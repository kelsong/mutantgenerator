==> flow/design.v <==
module b06(
	input clock,
	input reset,
	input eql,
	input cont_eql,
	output reg[2:1] cc_mux,
	output reg[2:1] uscite,
	output reg enable_count,
	output reg ackout
	);
reg[2:0] curr_state;
always @ (posedge clock)
begin
	if (reset) 
	begin
		curr_state <= 3'b000;
		cc_mux <= 2'b00;
		enable_count <= 1'b0;
		ackout <= 1'b0;
		uscite <= 2'b00;
	end
	else  
	begin 
		if (cont_eql)  
		begin
			ackout <= 1'b0;
			enable_count <= 1'b0;
		end
		else  
		begin
			ackout <= 1'b1;
			enable_count <= 1'b1;
		end
		case (curr_state)
			3'b000:  
			begin
				cc_mux <= 2'b01;
				uscite <= 2'b01;
				curr_state <= 3'b001;
			end
			3'b001:  
			begin
				if (eql)  
				begin
					uscite <= 2'b00;
					cc_mux <= 2'b11;
					curr_state <= 3'b010;
				end
				else  
				begin
					uscite <= 2'b01;
					cc_mux <= 2'b10;
					curr_state <= 3'b101;
				end
			end
			3'b101:  
			begin
				if (eql)  
				begin
					uscite <= 2'b00;
					cc_mux <= 2'b11;
					curr_state <= 3'b100;
				end
				else  
				begin
					uscite <= 2'b01;
					cc_mux <= 2'b01;
					curr_state <= 3'b001;
				end
			end
			3'b010:  
			begin
				if (eql)  
				begin
					uscite <= 2'b00;
					cc_mux <= 2'b11;
					curr_state <= 3'b010;
				end
				else  
				begin
					uscite <= 2'b01;
					ackout <= 1'b1;
					enable_count <= 1'b1;
					cc_mux <= 2'b01;
					curr_state <= 3'b011;
				end
			end
			3'b011:  
			begin
				if (eql)  
				begin
					uscite <= 2'b01;
					cc_mux <= 2'b01;
					curr_state <= 3'b011;
				end
				else  
				begin
					uscite <= 2'b01;
					cc_mux <= 2'b01;
					curr_state <= 3'b001;
				end
			end
			3'b100:  
			begin
				if (eql)  
				begin
					uscite <= 2'b00;
					cc_mux <= 2'b11;
					curr_state <= 3'b100;
				end
				else  
				begin
					uscite <= 2'b11;
					cc_mux <= 2'b10;
					curr_state <= 3'b110;
				end
			end
			3'b110:  
			begin
				if (eql)  
				begin
					uscite <= 2'b11;
					cc_mux <= 2'b10;
					curr_state <= 3'b110;
				end
				else  
				begin
					uscite <= 2'b01;
					cc_mux <= 2'b01;
					curr_state <= 3'b001;
				end
			end
			default:  
				curr_state <= 3'b000;
		endcase
	end
end
endmodule
# Tool chain data of b06
# The steps from the RTL of b06 to its reports follow in flow order.
# Line numbers count from 1 in the design file above.
# Operators carry their Yosys type and port widths (W data, S select, Z words).
# Cell names lack the library's common part.
# The mark - stands for no value.
# setup
top	b06
clk_port	clock
cell_library	sky130hd
pvt_corner	tt_025C_1v80

# Word level
# Source: Yosys, flattened and elaborated, memories not mapped. Widths are those after wreduce. Registers that Yosys merges into a memory's read port (data or address) are not register bits. Print and check cells do not count.
# word_totals
register_bits	8
output_inout_bits	6
inputBits	4
# classes
reduce_logical	6
equal	6
mux	17
# op_table
op	n
$pmux W3 S7	1
$pmux W2 S4	2
$mux W2	5
$eq A3 B3 Y1 const B	3
$mux W3	3
$reduce_or A2 Y1	3
$eq A3 B2 Y1 const B	2
$reduce_bool A6 Y1	1
$mux W1	6
$eq A3 B1 Y1 const B	1
$logic_not A3 Y1	1
$reduce_or A3 Y1	1

# Logic depth
# Yosys ltp: most cells in a row. Word level: on the elaborated netlist, between registers, memories and ports. Mapped: between sequential cells and ports; inverters and the memories' decode and read muxes count.
# depth
depth_word	3
abc_area	0
ltp_mapped	3

# After synthesis
# Yosys stat after the flow's synthesis: flattened, memories mapped to cells. It holds for the ABC_AREA given above (unset counts as 0); a run with the other value may have another netlist.
# Totals and module areas in this step are rounded.
# by_type
cell_type	n	type_area_um2
dfxtp_1	12	240.23
nor2_1	7	26.275
a21oi_1	5	25.024
mux2i_1	2	20.019
a311oi_2	1	15.014
nor3_1	3	15.014
nand2b_4	1	13.763
nand2b_1	2	12.512
or3_1	2	12.512
nand2_1	3	11.261
or4_4	1	11.261
a211oi_1	1	7.507
buf_4	1	7.507
nor3b_1	1	7.507
o21bai_1	1	7.507
or2b_1	1	7.507
or2_2	1	6.256
o21ai_0	1	5.005
# Other cell types: 2; their cells: 2.
# synth_totals
area_um2	459.2
mapped_cells	48
flip_flops	12
seq_area_um2	240.2
n_buf	2

# Path before layout
# Source: OpenSTA report_checks on the synthesized netlist (no wires, ideal clock, input and output delay 20% of the period each), path of least setup slack; recovery checks are left aside. Register names are those of the netlist, which keeps one name where synthesis merged equal registers.
# synth_timing
kind	register to register
startpoint	reg curr_state
endpoint	reg cc_mux[2]
n_path_buf	0
delay_ns	1.311
period_ns	1.63
path_slack_ns	0.318
launch_ns	0.000
arrival_time_ns	1.223
t_required_ns	1.542
stages	4
synth_period_reached_ns	1.312
# "delay_ns" is the arrival time less input delay plus setup time.
# "stages": output pins that drive a net of the path, with the launching flip-flop's if there is one; two outputs of one cell count as two.
# "synth_period_reached_ns" = period - worst setup slack (recovery checks aside). The figure is calculated, with input and output delays left at 20% of the set period.
# An end named without its bit number is one bit of that signal or, where synthesis recoded a state register, one of its new flip-flops.
# At most two assigning lines are given for a register; there are more.
# synth_via
path_cell_list	dfxtp_1 > or4_4 > nand2b_4 > a311oi_2
# synth_rtl
element	line	source
from (decl)	11	reg[2:0] curr_state;
from (assign)	16	curr_state <= 3'b000;
from (assign)	39	curr_state <= 3'b001;
to (assign)	17	cc_mux <= 2'b00;
to (assign)	37	cc_mux <= 2'b01;
to (decl)	6	output reg[2:1] cc_mux,
# No chain of elaborated cells between the ends is given.

# Path in the finished layout
# Path of least setup slack in the final report of record 1 (OpenROAD, finished layout, wires in). Where an end is a register, its clock arrival counts in the times.
# layout_timing
kind	register to output
startpoint	reg uscite[1]
endpoint	out uscite[1]
launch_ns	0.26
period_ns	1.77
arrival_time_ns	1.14
out_delay_ns	0.35
path_slack_ns	0.27
n_path_buf	1
t_required_ns	1.42
stages	2
# At most two assigning lines are given for a register; there are more.
# layout_via
path_cell_list	dfxtp_1 > clkdlybuf4s50_1
elab_chain_len	0
cone_cells	0
lines_between	0
# layout_rtl
element	line	source
from (decl)	7	output reg[2:1] uscite,
from (assign)	20	uscite <= 2'b00;
from (assign)	38	uscite <= 2'b01;
to (decl)	7

# b06 through Yosys and OpenROAD on sky130hd: 2 stored runs, unordered, with their settings and measured results. The constraints put input and output delay at 20% of the set period each and load the outputs with 0.01 pF.
# "achieved_clock_period_ns" is the run's clock period less its worst setup slack. It is reckoned from that one timing run; input and output delays stay at 20% of the period that was set.
# "critical_path_time_ns": the worst setup path's part of the clock period (all of it between registers, 20% less for each end at a port) less its slack. A launch clock that arrives late makes it longer, a capture clock that arrives late makes it shorter.
# "design_power_uw": no workload was simulated; the value follows from the tool's default switching activity.
# Values from the reports are rounded here.
# Settings: n/a = not set for that run.
# A result given as n/a is not shown for that run.
stored run	period_ns	CORE_UTILIZATION	SETUP_SLACK_MARGIN	PLACE_DENSITY	HOLD_SLACK_MARGIN	CELL_PAD_IN_SITES_DETAIL_PLACEMENT	GPL_ROUTABILITY_DRIVEN	CTS_CLUSTER_SIZE	CTS_CLUSTER_DIAMETER	CAP_MARGIN	MIN_ROUTING_LAYER	CORE_MARGIN	SLEW_MARGIN	CORE_ASPECT_RATIO	ABC_AREA	MAX_ROUTING_LAYER	critical_path_time_ns	critical_path_type	total_negative_slack_ns	layout_utilization_pct	finalCellArea_um2	ys_area_um2	achieved_clock_period_ns	worst_setup_slack_ns	design_power_uw	holdWs_ns	die_area_um2
record 1	1.77	30	0.02	0.75	0.09	1	1	98	71	20	met2	2	20	n/a	n/a	n/a	1.14	register to output	0.000	39.5	580.6	459.2	1.498	0.272	531.4	0.479	1860
record 2	2.01	59	0.47	n/a	n/a	n/a	n/a	n/a	67	0	met2	10	35	0.74	0	met5	n/a	n/a	n/a	n/a	n/a	n/a	n/a	n/a	n/a	n/a	n/a
# Record 2: stopped before the end: floorplanning reported PDN-0185
