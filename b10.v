==> flow/design.v <==
module b10 (	
				r_button		,
				g_button        ,
				key  			,
				start  			,
				reset  			,
				test			,
				cts				,
				ctr				,
				rts				,	
				rtr				,
				clock			,	
				v_in			,
				v_out			
				);
input r_button;
input g_button;
input key;
input start;
input reset;
input test;
input rts;
input rtr;
input clock;
input [3:0] v_in;
output reg cts;
output reg ctr;
output reg [3:0] v_out;
	reg [3:0] stato;
	reg voto0;
	reg voto1;
	reg voto2;
	reg voto3;
	reg [3:0] sign;
	reg last_g;
	reg last_r;
  always @(posedge clock )
	  begin
			if (reset == 1'b1)  
				begin
					stato <= 4'b0000;
					voto0 <= 1'b0;
					voto1 <= 1'b0;
					voto2 <= 1'b0;
					voto3 <= 1'b0;
					sign <= 4'b0000;
					last_g <= 1'b0;
					last_r <= 1'b0;
					cts <= 1'b0;
					ctr <= 1'b0;
					v_out <= 4'b0000;
				end
			else  
				begin
					case (stato)
						4'b0000:  
							begin
								voto0 <= 1'b0;
								voto1 <= 1'b0;
								voto2 <= 1'b0;
								voto3 <= 1'b0;
								cts <= 1'b0;
								ctr <= 1'b0;
								if ( test == 1'b0) 
									begin
										sign <= 4'b0000;
										stato <= 4'b1001;
									end
								else  
									begin
									voto0 <= 1'b0;
									voto1 <= 1'b0;
									voto2 <= 1'b0;
									voto3 <= 1'b0;
									stato <= 4'b0001;
									end
							end
						4'b0001:  
							begin
								if (start == 1'b1) 
									begin
										voto0 <= 1'b0;
										voto1 <= 1'b0;
										voto2 <= 1'b0;
										voto3 <= 1'b0;
										stato <= 4'b0010;
									end
								if (rtr == 1'b1)  
									cts <= 1'b1;
								if (rtr == 1'b0)  
									cts <= 1'b0;
							end
						4'b0010:  
							begin
								if (start == 1'b0)  
									begin
										stato <= 4'b0011;
									end
								else if (key == 1'b1)  
									begin
										voto0 <= key;
										if ( (g_button ^ last_g) && ( g_button == 1'b1) )  
											begin
												voto1 <= ~voto1;
											end
										if (( r_button ^ last_r ) && ( r_button == 1'b1) )  
											begin
												voto2 <= ~voto2;
											end
										last_g <= g_button;
										last_r <= r_button;
									end
								else  
									begin
										voto0 <= 1'b0;
										voto1 <= 1'b0;
										voto2 <= 1'b0;
										voto3 <= 1'b0;
									end
							end
						4'b0011:  
							begin
								voto3 <= voto0 ^ (voto1 ^ voto2);
								stato <= 4'b0100;
								voto0 <= 1'b0;
							end
						4'b0100:	 
							begin
								if (rtr == 1'b1) 
									begin
										v_out[0] <= voto0;
										v_out[1] <= voto1;
										v_out[2] <= voto2;
										v_out[3] <= voto3;
										cts <= 1'b1;
										if ( (voto0 == 1'b0) && (voto1 == 1'b1) && (voto2 == 1'b1) && (voto3 == 1'b0))  
											begin
												stato <= 4'b1000;
											end
										else 
											begin
												stato <= 4'b0101;
											end
									end
							end
						4'b0101:  
							begin
								if (rts == 1'b0)  
								begin
									ctr <= 1'b1;
									stato <= 4'b0110;
								end
							end
						4'b0110:  
							begin
								if (rts == 1'b1)  
									begin
										voto0 <= v_in[0];
										voto1 <= v_in[1];
										voto2 <= v_in[2];
										voto3 <= v_in[3];
										ctr <= 1'b0;
										stato <= 4'b0111;
									end
							end
						4'b0111:  
							begin
								if (rtr == 1'b0)  
									begin
										cts <= 1'b0;
										stato <= 4'b0100;
									end
							end
						4'b1000:  
							begin
								if (rtr == 1'b0)  
									begin
										cts <= 1'b0;
										stato <= 4'b0001;
									end
							end
						4'b1001:  
							begin
								voto0 <= v_in[0];
								voto1 <= v_in[1];
								voto2 <= v_in[2];
								voto3 <= v_in[3];
								sign <= 4'b1000;
								if ( (voto0 == 1'b1) && (voto1 == 1'b1) && (voto2 == 1'b1) && (voto3 == 1'b1) )
									begin  
										stato <= 4'b1010;
									end
							end
						4'b1010:  
							begin
								voto0 <= 1 ^ sign[0];
								voto0 <= 0 ^ sign[1];
								voto0 <= 0 ^ sign[2];
								voto0 <= 1 ^ sign[3];
								stato <= 4'b0100;
							end
						default  
							stato <= 4'b0000;
						endcase				
				end
	  end	
endmodule
### Reports on b10

What the tools print for b10, step after step.
Lines are those of the file above, counted from 1.
Library cell names are shortened.
A cell with n/a has no value.

| set-up | value |
|---|---|
| top | b10 |
| clock | clock |
| standard-cell library | sky130hd |
| timing corner | tt_025C_1v80 |

### Elaborated design

Counts by Yosys on the flattened word-level netlist (proc, flatten, opt, wreduce; memories kept). Register bits leave out memories and registers merged into their read ports (data or address). Print and check cells are left out. Cells with the same type and inputs are merged into one.

| word-level totals | value |
|---|---|
| register bits | 20 |
| bits in latches | 0 |
| bits in writable memories | 0 |
| memory bits (read-only) | 0 |
| word width x clocked read ports | 0 |
| memory cells | 0 |
| output and inout port bits | 6 |

| operators by class | value |
|---|---|
| add/subtract/negate cells | 0 |
| multipliers | 0 |
| div/mod/pow operators | 0 |
| magnitude comparators | 0 |
| equal/unequal tests | 24 |
| shifts and indexed selects | 0 |
| multiplexer cells | 39 |
| bitwise logic cells | 9 |
| reduce/logical cells | 28 |

Operators with widths:

| cell | number |
|---|---|
| 2-to-1 mux 4 bit | 11 |
| case mux 4 bit (select 10 bit) | 1 |
| inequality test 2 bit (second input constant) | 12 |
| 2-to-1 mux 1 bit | 20 |
| equality test 4 x 3 -> 1 bit (second input constant) | 4 |
| AND reduction 5 bit | 3 |
| equality test 4 bit (second input constant) | 3 |
| nonzero test 6 bit | 2 |
| case mux 1 bit (select 6 bit) | 2 |
| nonzero test 5 bit | 2 |
| case mux 1 bit (select 5 bit) | 2 |
| AND reduction 3 bit | 3 |
| logical AND 1 bit | 8 |
| equality test 4 x 2 -> 1 bit (second input constant) | 2 |
| AND reduction 8 bit | 1 |
| case mux 4 bit (select 2 bit) | 1 |
| OR reduction 2 bit | 3 |
| inequality test 3 bit (second input constant) | 2 |
| inverter 1 bit | 5 |
| XOR 1 bit | 4 |
| AND reduction 2 bit | 2 |
| equality test 4 x 1 -> 1 bit (second input constant) | 1 |
| logical NOT 4 bit | 1 |
| AND reduction 4 bit | 1 |
| case mux 1 bit (select 4 bit) | 1 |
| nonzero test 3 bit | 1 |
| case mux 1 bit (select 3 bit) | 1 |
| nonzero test 2 bit | 1 |

### Logic depth

Longest topological path by Yosys (ltp), each cell counted once; first at word level (registers and memories cut), then after technology mapping (sequential cells cut; the memories' decode and read muxes count).

| depth | value |
|---|---|
| depth in word-level cells | 7 |
| ABC_AREA | 0 |
| mapped depth | 5 |
| mapped depth without buffers | 4 |

### Mapped cells and area

Source: synth_stat.txt of the flow (Yosys; design flattened, memories mapped). It holds for the ABC_AREA given above (unset counts as 0); a run with the other value may have another netlist.
The area totals of this step are shown rounded.

| synthesis totals | value |
|---|---|
| cells in the netlist | 118 |
| cell area after synthesis | 1030 um2 |
| area of sequential cells | 480 um2 |
| flip-flops | 24 |
| buffers | 4 |

Cell types:

| type | number |
|---|---|
| dfxtp_1 | 24 |
| a21oi_1 | 15 |
| nand2_1 | 11 |
| nor2_1 | 10 |
| o21ai_0 | 7 |
| nor3b_1 | 4 |
| nor3_1 | 5 |
| xor3_1 | 1 |
| a211oi_1 | 3 |
| a22oi_1 | 3 |
| mux2i_1 | 2 |
| nand3_1 | 4 |
| a31oi_1 | 3 |
| a21o_1 | 2 |
| inv_1 | 4 |
| clkbuf_8 | 1 |
| nand2b_1 | 2 |
| nor2b_1 | 2 |

Other cell types: 13; their cells: 15.

### Path before layout

OpenSTA on the mapped netlist: ideal clock, no wires. The path of least setup slack (recovery checks aside). Input and output delay are each 20% of the period. Register names are those of the netlist, which keeps one name where synthesis merged equal registers.

| timing path post-synthesis | value |
|---|---|
| kind | register -> register |
| start point | reg stato |
| end point | reg voto2 |
| clock period | 1.88 ns |
| data arrival time | 1.301 ns |
| data required time | 1.758 ns |
| path slack | 0.457 ns |
| path delay | 1.423 ns |
| stages on the path | 5 |
| path buffers | 0 |
| synthesis period reached | 1.423 ns |

"path delay" is the arrival time less input delay plus setup time.
"stages on the path": output pins that drive a net of the path, with the launching flip-flop's if there is one; two outputs of one cell count as two.
"synthesis period reached" = period - worst setup slack (recovery checks aside). The figure is calculated, with input and output delays left at 20% of the set period.
An end named without its bit number is one bit of that signal or, where synthesis recoded a state register, one of its new flip-flops.
The rows between start and end are the longest chain of elaborated cells between them; the timing report does not say that the signal goes this way. Where chains are equally long, one stands for them.
A line is the first line of the expression or statement that the cell stems from. Yosys adds cells for indexed reads and writes and turns some case tables into memories.
At most two assigning lines are given for a register; there are more.

| on the way, post-synthesis | value |
|---|---|
| path through | dfxtp_1 -> or4_4 -> o221a_2 -> a21oi_1 -> a211oi_1 |
| length of the longest elaborated chain | 3 |

Ends and longest elaborated chain, post-synthesis:

| what | RTL line | RTL |
|---|---|---|
| start, declared | 29 | `reg [3:0] stato;` |
| start, assigned | 41 | `stato <= 4'b0000;` |
| start, assigned | 67 | `stato <= 4'b1001;` |
| equality test 4 bit | 55 | `case (stato)` |
| nonzero test 5 bit | n/a |  |
| AND reduction 5 bit | n/a |  |
| end, assigned | 108 | `voto2 <= ~voto2;` |
| end, assigned | 160 | `voto2 <= v_in[2];` |
| end, declared | 32 | `reg voto2;` |

### Worst path after layout

From the final timing report of record 1: the path of least setup slack in the routed layout; clock arrival at registers is part of the times.

| timing path post-layout | value |
|---|---|
| kind | input -> register |
| start point | in rts |
| end point | reg voto3 |
| clock period | 2.71 ns |
| external input delay | 0.54 ns |
| data arrival time | 2.10 ns |
| data required time | 2.94 ns |
| path slack | 0.84 ns |
| stages on the path | 5 |
| path buffers | 1 |

The rows between start and end are the longest chain of elaborated cells between them; the timing report does not say that the signal goes this way. Where chains are equally long, one stands for them.
At most two assigning lines are given for a register; there are more.

| on the way, post-layout | value |
|---|---|
| path through | clkdlybuf4s50_1 -> or2b_2 -> o21ai_0 -> or4_1 -> a21oi_1 |
| length of the longest elaborated chain | 2 |

Ends and longest elaborated chain, post-layout:

| what | RTL line | RTL |
|---|---|---|
| start, declared | 22 | `input rts;` |
| 2-to-1 mux 1 bit | 156 | `if (rts == 1'b1)` |
| case mux 1 bit (select 6 bit) | 55 | `case (stato)` |
| end, assigned | 123 | `voto3 <= voto0 ^ (voto1 ^ voto2);` |
| end, assigned | 161 | `voto3 <= v_in[3];` |
| end, declared | 33 | `reg voto3;` |

Ticket comment

Below are 2 stored runs of the flow (Yosys, OpenROAD; platform sky130hd) on b10, each with its settings and what was measured, unordered. Constraints: input delay and output delay 20% of the set period each, output load 0.01 pF.
"achieved clock period": clock period set for the run, less the worst setup slack. It is reckoned from that one timing run; input and output delays stay at 20% of the period that was set.
"time used up by the worst setup path" = time allowed to the worst setup path (clock period - input delay - output delay, where it has them) - its slack; a late launch clock adds to it, a late capture clock takes from it.
The results are shown rounded.

## Record 1

==> flow/run.sh <==
#!/bin/bash
# the make line also repeats the synthesis and layout settings of config.mk as NAME=value (left out here)
make -C /OpenROAD-flow-scripts/flow DESIGN_CONFIG=/design/flow/config.mk WORK_HOME=/design/flow/orfs CLKGATE_MAP_FILE= finish
==> flow/config.mk <==
export PLATFORM = sky130hd
export DESIGN_NAME = b10
export DESIGN_NICKNAME = b10
export VERILOG_FILES = /design/flow/design.v
export SDC_FILE = /design/flow/constraint.sdc
export NUM_CORES = 4
export LEC_CHECK = 0
export CAP_MARGIN = 20
export CORE_ASPECT_RATIO = 1.53
export CORE_MARGIN = 2
export CORE_UTILIZATION = 64
export CTS_CLUSTER_DIAMETER = 378
export MAX_ROUTING_LAYER = met5
export PLACE_DENSITY_LB_ADDON = 0.11
export SETUP_SLACK_MARGIN = 0.09
export SLEW_MARGIN = 20
==> flow/constraint.sdc <==
create_clock -name core_clock -period 2.71 [get_ports {clock}]
set_input_delay 0.5420 -clock core_clock [delete_from_list [all_inputs] [get_ports {clock}]]
set_output_delay 0.5420 -clock core_clock [all_outputs]
set_load 0.01 [all_outputs]

| result of record 1 | value |
|---|---|
| time used up by the worst setup path | 1.33 ns |
| worst setup path type | input -> register |
| achieved clock period | 1.873 ns |
| post-route utilization | 83.7% |
| smallest setup slack | 0.837 ns |
| synthesis area | 1030 um2 |
| area inside the die boundary | 1950 um2 |
| lowest hold slack | 0.463 ns |
| summed negative setup slack | 0.000 ns |

## Record 2

==> flow/run.sh <==
#!/bin/bash
# the make line also repeats the synthesis and layout settings of config.mk as NAME=value (left out here)
make -C /OpenROAD-flow-scripts/flow DESIGN_CONFIG=/design/flow/config.mk WORK_HOME=/design/flow/orfs CLKGATE_MAP_FILE= finish
==> flow/config.mk <==
export PLATFORM = sky130hd
export DESIGN_NAME = b10
export DESIGN_NICKNAME = b10
export VERILOG_FILES = /design/flow/design.v
export SDC_FILE = /design/flow/constraint.sdc
export NUM_CORES = 4
export LEC_CHECK = 0
export CAP_MARGIN = 20
export CORE_MARGIN = 2
export CORE_UTILIZATION = 40
export SETUP_SLACK_MARGIN = 0.46
export SLEW_MARGIN = 20
==> flow/constraint.sdc <==
create_clock -name core_clock -period 1.79 [get_ports {clock}]
set_input_delay 0.3580 -clock core_clock [delete_from_list [all_inputs] [get_ports {clock}]]
set_output_delay 0.3580 -clock core_clock [all_outputs]
set_load 0.01 [all_outputs]

| result of record 2 | value |
|---|---|
| post-route utilization | 55.1% |
| smallest setup slack | 0.324 ns |
| synthesis area | 1030 um2 |
| area inside the die boundary | 2990 um2 |
| achieved clock period | 1.466 ns |
| lowest hold slack | 0.456 ns |
| summed negative setup slack | 0.000 ns |
| time used up by the worst setup path | 1.47 ns |
| worst setup path type | register -> register |
