==> flow/design.v <==
module b11(
        input clock,
        input reset,
        input[5:0] x_in,
        input stbi,
        output reg[5:0] x_out
        );
reg[5:0] r_in;
reg[3:0] stato;
reg[5:0] cont;
reg[8:0] cont1;
always @ (posedge clock)
begin
        if (reset)  
        begin
                stato = 4'b0000;
                r_in = 1'b0;
                cont = 1'b0;
                cont1 = 1'b0;
                x_out = 1'b0;
        end
        else  
        begin
                case (stato)
                        4'b0000:  
                        begin
                                cont = 1'b0;
                                r_in = x_in;
                                x_out = 1'b0;
                                stato = 4'b0001;
                        end
                        4'b0001:  
                        begin
                                r_in = x_in;
                                if (stbi)  
                                        stato = 4'b0001;
                                else  
                                        stato = 4'b0010;
                        end
                        4'b0010:  
                        begin
                                if (r_in == 0 || r_in == 63)  
                                begin
                                        if (cont < 25)  
                                                cont = cont + 1;
                                        else  
                                                cont = 1'b0;
                                        cont1 = r_in;
                                        stato = 4'b1000;
                                end
                                else if (r_in <= 26)  
                                        stato = 4'b0011;
                                else  
                                        stato = 4'b0001;
                        end
                        4'b0011:  
                        begin
                                if (r_in[0] == 1)  
                                        cont1 = cont << 1;
                                else  
                                        cont1 = cont; 
                                stato = 4'b0100;
                        end
                        4'b0100:  
                        begin
                                if ( r_in[1] )  
                                begin
                                        cont1 = r_in + cont1;
                                        stato = 4'b0101;
                                end
                                else  
                                begin
                                        cont1 = r_in - cont1;
                                        stato = 4'b0110;
                                end
                        end
                        4'b0101:  
                        begin
                                if (cont1 > 26)  
                                begin
                                        cont1 = cont1 - 26;
                                        stato = 4'b0101;
                                end
                                else  
                                        stato = 4'b0111;
                        end
                        4'b0110:  
                        begin
                                if (cont1 > 63)  
                                begin
                                        cont1 = cont1 + 26;
                                        stato = 4'b0110;
                                end
                                else  
                                        stato = 4'b0111;
                        end
                        4'b0111: 
                        begin
                                if (r_in[3:2] == 0)  
                                        cont1 = cont1 - 21;
                                else if (r_in[3:2] == 1) 
                                        cont1 = cont1 - 42;
                                else if (r_in[3:2] == 2) 
                                        cont1 = cont1 + 7;
                                else 
                                        cont1 = cont1 + 28;
                                	stato = 4'b1000;
                        end
                        4'b1000: 
                          begin
                 if ( cont1[8]) 
                   x_out = -(cont1[5:0]);
                 else 
                   x_out = cont1[5:0];
                     stato = 4'b0001;
                        end
                        default: 
                             stato = 4'b0000;
                endcase
        end
end
endmodule
* Tool chain data of b11
The steps from the RTL of b11 to its reports follow in flow order.
Lines are those of the file above, counted from 1.
Cell names lack the library's common part.
A cell with n/a has no value.
- Design top :: b11
- Clock input :: clock
- Cell library :: sky130hd
- Timing corner :: tt_025C_1v80

* Word level
Source: Yosys, flattened and elaborated, memories not mapped. Widths are those after wreduce. Registers that Yosys merges into a memory's read port (data or address) are not register bits. Print and check cells do not count.
- Register bits :: 31
- Latch bits :: 0
- Bits in writable memories :: 0
- Bits in read-only memories :: 0
- Word width x clocked read ports :: 0
- Memories kept :: 0
- Input port bits :: 9
- Output and inout bits :: 6
- Word-level cells :: 65
- $add $sub $neg :: 10
- Multipliers :: 0
- Divide/modulo/power cells :: 0
- Order comparisons :: 4
- Equality and inequality tests :: 14
- Shifts and indexed selects :: 0
- Mux-type cells :: 21
- Bitwise operators :: 0
- Reduce/logical cells :: 11
** Operators with widths (count)
- 9-bit two-way mux :: 7
- 9-bit parallel mux with 6-bit select :: 1
- 4-bit parallel mux with 8-bit select :: 1
- 6-bit parallel mux with 2-bit select :: 2
- 9-bit by 5-bit adder with 9-bit output with constant B :: 2
- 9-bit by 5-bit subtractor with 9-bit output with constant B :: 2
- 6-bit two-way mux :: 3
- 4-bit by 3-bit equality test with 1-bit output with constant B :: 4
- 6-bit by 9-bit adder with 9-bit output :: 1
- 6-bit by 9-bit subtractor with 9-bit output :: 1
- 9-bit by 3-bit adder with 9-bit output with constant B :: 1
- 9-bit by 5-bit greater-than comparator with 1-bit output with constant B :: 1
- 9-bit by 6-bit subtractor with 9-bit output with constant B :: 1
- 9-bit by 6-bit greater-than comparator with 1-bit output with constant B :: 1
- 4-bit by 2-bit equality test with 1-bit output with constant B :: 2
- 2-bit two-way mux :: 4
- 7-bit two-way mux :: 1
- 2-bit != test with constant B :: 3
- 6-bit by 1-bit adder with 6-bit output with constant B :: 1
- 6-bit by 5-bit <= comparator with 1-bit output with constant B :: 1
- 6-bit by 5-bit < comparator with 1-bit output with constant B :: 1
- 6-bit equality test with constant B :: 1
- 6-bit negation :: 1
- 6-bit zero test :: 1
- 6-bit nonzero test :: 1
- 2-bit nonzero test :: 2
- 2-bit OR reduction :: 2
- 4-bit by 1-bit equality test with 1-bit output with constant B :: 1
Other operator kinds: 10; their cells: 10.

* Longest topological paths
Depth = most cells in a row (Yosys ltp): at word level without a register or memory, in the mapped netlist without a sequential cell, where the memories' decode and read muxes count.
- Depth after elaboration :: 5
- ABC_AREA :: 0
- Depth in mapped cells :: 13
- Mapped depth without buffers :: 12

* After synthesis
Yosys stat after the flow's synthesis: flattened, memories mapped to cells. It holds for the ABC_AREA given above (unset counts as 0); a run with the other value may have another netlist.
Totals and module areas in this step are rounded.
- Standard cells after synthesis :: 431
- Cell area after synthesis :: 3343 µm²
- Sequential area :: 720.7 µm²
- Flip-flop cells :: 36
- Buffer cells :: 29
** Cells by type
- dfxtp_1 :: count 36, area in all 720.691 µm²
- ha_1 :: count 26, area in all 325.312 µm²
- a21oi_1 :: count 35, area in all 175.168 µm²
- nor2_1 :: count 37, area in all 138.883 µm²
- nand2_1 :: count 33, area in all 123.869 µm²
- xnor2_1 :: count 14, area in all 122.618 µm²
- o21ai_0 :: count 24, area in all 120.115 µm²
- mux2i_1 :: count 7, area in all 70.067 µm²
- nor3b_1 :: count 9, area in all 67.565 µm²
- clkbuf_1 :: count 17, area in all 63.811 µm²
- inv_1 :: count 17, area in all 63.811 µm²
- a211oi_1 :: count 8, area in all 60.058 µm²
- nand2b_1 :: count 9, area in all 56.304 µm²
- nand3_1 :: count 11, area in all 55.053 µm²
- nor3_1 :: count 11, area in all 55.053 µm²
- a221oi_1 :: count 6, area in all 52.55 µm²
- nor2b_1 :: count 8, area in all 50.048 µm²
- a22oi_1 :: count 6, area in all 45.043 µm²
Not listed: further types 52, cells in them 117.

* Worst setup path after synthesis
OpenSTA on the mapped netlist: ideal clock, no wires. The path of least setup slack (recovery checks aside). Input and output delay are each 20% of the period. Register names are those of the netlist, which keeps one name where synthesis merged equal registers.
- Path kind :: register -> register
- Start :: register cont1[1]
- End :: register cont1[8]
- Period :: 3110 ps
- Setup time :: 115 ps
- Launch time at the first pin :: 0 ps
- Arrival :: 2842 ps
- Required time :: 2995 ps
- Setup slack :: 154 ps
- Path delay :: 2957 ps
- Stages on the path :: 14
- Path buffers :: 1
- Period reached after synthesis :: 2956 ps
"path delay" = arrival - input delay + setup time.
"stages on the path" counts driving pins, that of a launching flip-flop among them; a cell with two outputs on the path counts twice.
"period reached after synthesis" = period - worst setup slack (recovery checks aside). The figure is calculated, with input and output delays left at 20% of the set period.
Between the ends stands the longest chain of elaborated cells between them, by number of cells; it is not shown to be the way that was timed. Of several equally long chains one is given.
Each line given opens the expression or statement behind the cell; cells for indexed reads and writes are added by Yosys, which also makes memories of some case tables.
At most two assigning lines are given for a register; there are more.
- Cell sequence :: dfxtp_1 > clkbuf_1 > inv_1 > ha_1 > nor4b_2 > nor2_1 > xnor2_1 > ha_1 > nor3_1 > nor2_1 > o41ai_2 > or4_1 > and3_1 > o21a_1
- Cells in the longest elaborated chain :: 5
- Elaborated cells on any way between the ends :: 20
- Source lines of those cells :: 15
- Classes of those cells :: add/sub (8); compare (2); eq/ne (2); mux (7); reduce/logical (1)
** Ends and longest elaborated chain, after synthesis
- start: declaration :: RTL line 11 : reg[8:0] cont1;
- start: assignment :: RTL line 48 : cont1 = r_in;
- start: assignment :: RTL line 59 : cont1 = cont << 1;
- 9-bit by 5-bit adder with 9-bit output :: RTL line 106 : cont1 = cont1 + 28;
- 9-bit two-way mux :: RTL line 103 : else if (r_in[3:2] == 2)
- 9-bit two-way mux :: RTL line 101 : else if (r_in[3:2] == 1)
- 9-bit two-way mux :: RTL line 99 : if (r_in[3:2] == 0)
- 9-bit parallel mux with 6-bit select :: RTL line 24 : case (stato)
- end: assignment :: RTL line 48
- end: assignment :: RTL line 59
- end: declaration :: RTL line 11

* Worst path after layout
Path of least setup slack in the final report of record 1 (OpenROAD, finished layout, wires in). Where an end is a register, its clock arrival counts in the times.
The report prints the path's times to 10 ps; the period is as set.
- Path kind :: register -> register
- Start :: register cont1[0]
- End :: register cont1[6]
- Period :: 2900 ps
- Setup time :: 90 ps
- Launch time at the first pin :: 280 ps
- Arrival :: 2990 ps
- Required time :: 3090 ps
- Setup slack :: 110 ps
- Stages on the path :: 12
- Path buffers :: 1
Between the ends stands the longest chain of elaborated cells between them, by number of cells; it is not shown to be the way that was timed. Of several equally long chains one is given.
At most two assigning lines are given for a register; there are more.
- Cell sequence :: dfxtp_1 > inv_1 > ha_1 > mux2_2 > ha_1 > a211oi_1 > nor2_1 > o41ai_2 > buf_4 > xor2_1 > nand2_1 > a221oi_1
- Cells in the longest elaborated chain :: 5
- Elaborated cells on any way between the ends :: 20
- Source lines of those cells :: 15
- Classes of those cells :: add/sub (8); compare (2); eq/ne (2); mux (7); reduce/logical (1)
** Ends and longest elaborated chain, after layout
- start: declaration :: RTL line 11 : reg[8:0] cont1;
- start: assignment :: RTL line 48 : cont1 = r_in;
- start: assignment :: RTL line 59 : cont1 = cont << 1;
- 9-bit by 5-bit adder with 9-bit output :: RTL line 106 : cont1 = cont1 + 28;
- 9-bit two-way mux :: RTL line 103 : else if (r_in[3:2] == 2)
- 9-bit two-way mux :: RTL line 101 : else if (r_in[3:2] == 1)
- 9-bit two-way mux :: RTL line 99 : if (r_in[3:2] == 0)
- 9-bit parallel mux with 6-bit select :: RTL line 24 : case (stato)
- end: assignment :: RTL line 48
- end: assignment :: RTL line 59
- end: declaration :: RTL line 11

Record of 2 stored runs of the RTL-to-layout flow on b11, platform sky130hd. The runs are unordered. Constraints: input delay and output delay 20% of the set period each, output load 0.01 pF.
"reached clock period": clock period set for the run, less the worst setup slack. It is reckoned from that one timing run; input and output delays stay at 20% of the period that was set.
"worst path time" = time allowed to the worst setup path (clock period - input delay - output delay, where it has them) - its slack; a late launch clock adds to it, a late capture clock takes from it.
"worst path time" is given in steps of 10 ps.
Results are given in rounded form.

** Record 1
- Settings :: period_ns=2.9; CORE_UTILIZATION=52; HOLD_SLACK_MARGIN=0.18; CORE_ASPECT_RATIO=0.8; CORE_MARGIN=2; TNS_END_PERCENT=70; GPL_TIMING_DRIVEN=1; CAP_MARGIN=40; SLEW_MARGIN=15
- Utilization in the final report :: 0.604
- Die outline area :: 7090 µm²
- Std-cell area (final layout) :: 3815 µm²
- Sum of negative setup slack :: 0 ps
- Worst setup slack after layout :: 105 ps
- Mapped cell area after synthesis :: 3343 µm²
- Reached clock period :: 2795 ps
- Worst path time :: 2790 ps
- Critical path type :: register -> register

** Record 2
- Settings :: period_ns=4.66; CORE_UTILIZATION=15; PLACE_DENSITY_LB_ADDON=0.15; CORE_MARGIN=6; CELL_PAD_IN_SITES_DETAIL_PLACEMENT=0; ABC_AREA=1; GPL_TIMING_DRIVEN=1; CTS_CLUSTER_SIZE=11; CTS_CLUSTER_DIAMETER=122; MIN_ROUTING_LAYER=met2; MAX_ROUTING_LAYER=met4; CAP_MARGIN=20; SLEW_MARGIN=20
- Utilization in the final report :: 0.178
- Die outline area :: 25270 µm²
- Std-cell area (final layout) :: 3756 µm²
- Sum of negative setup slack :: 0 ps
- Worst setup slack after layout :: 1311 ps
- Mapped cell area after synthesis :: 3239 µm²
- Reached clock period :: 3349 ps
- Worst path time :: 3350 ps
- Critical path type :: register -> register
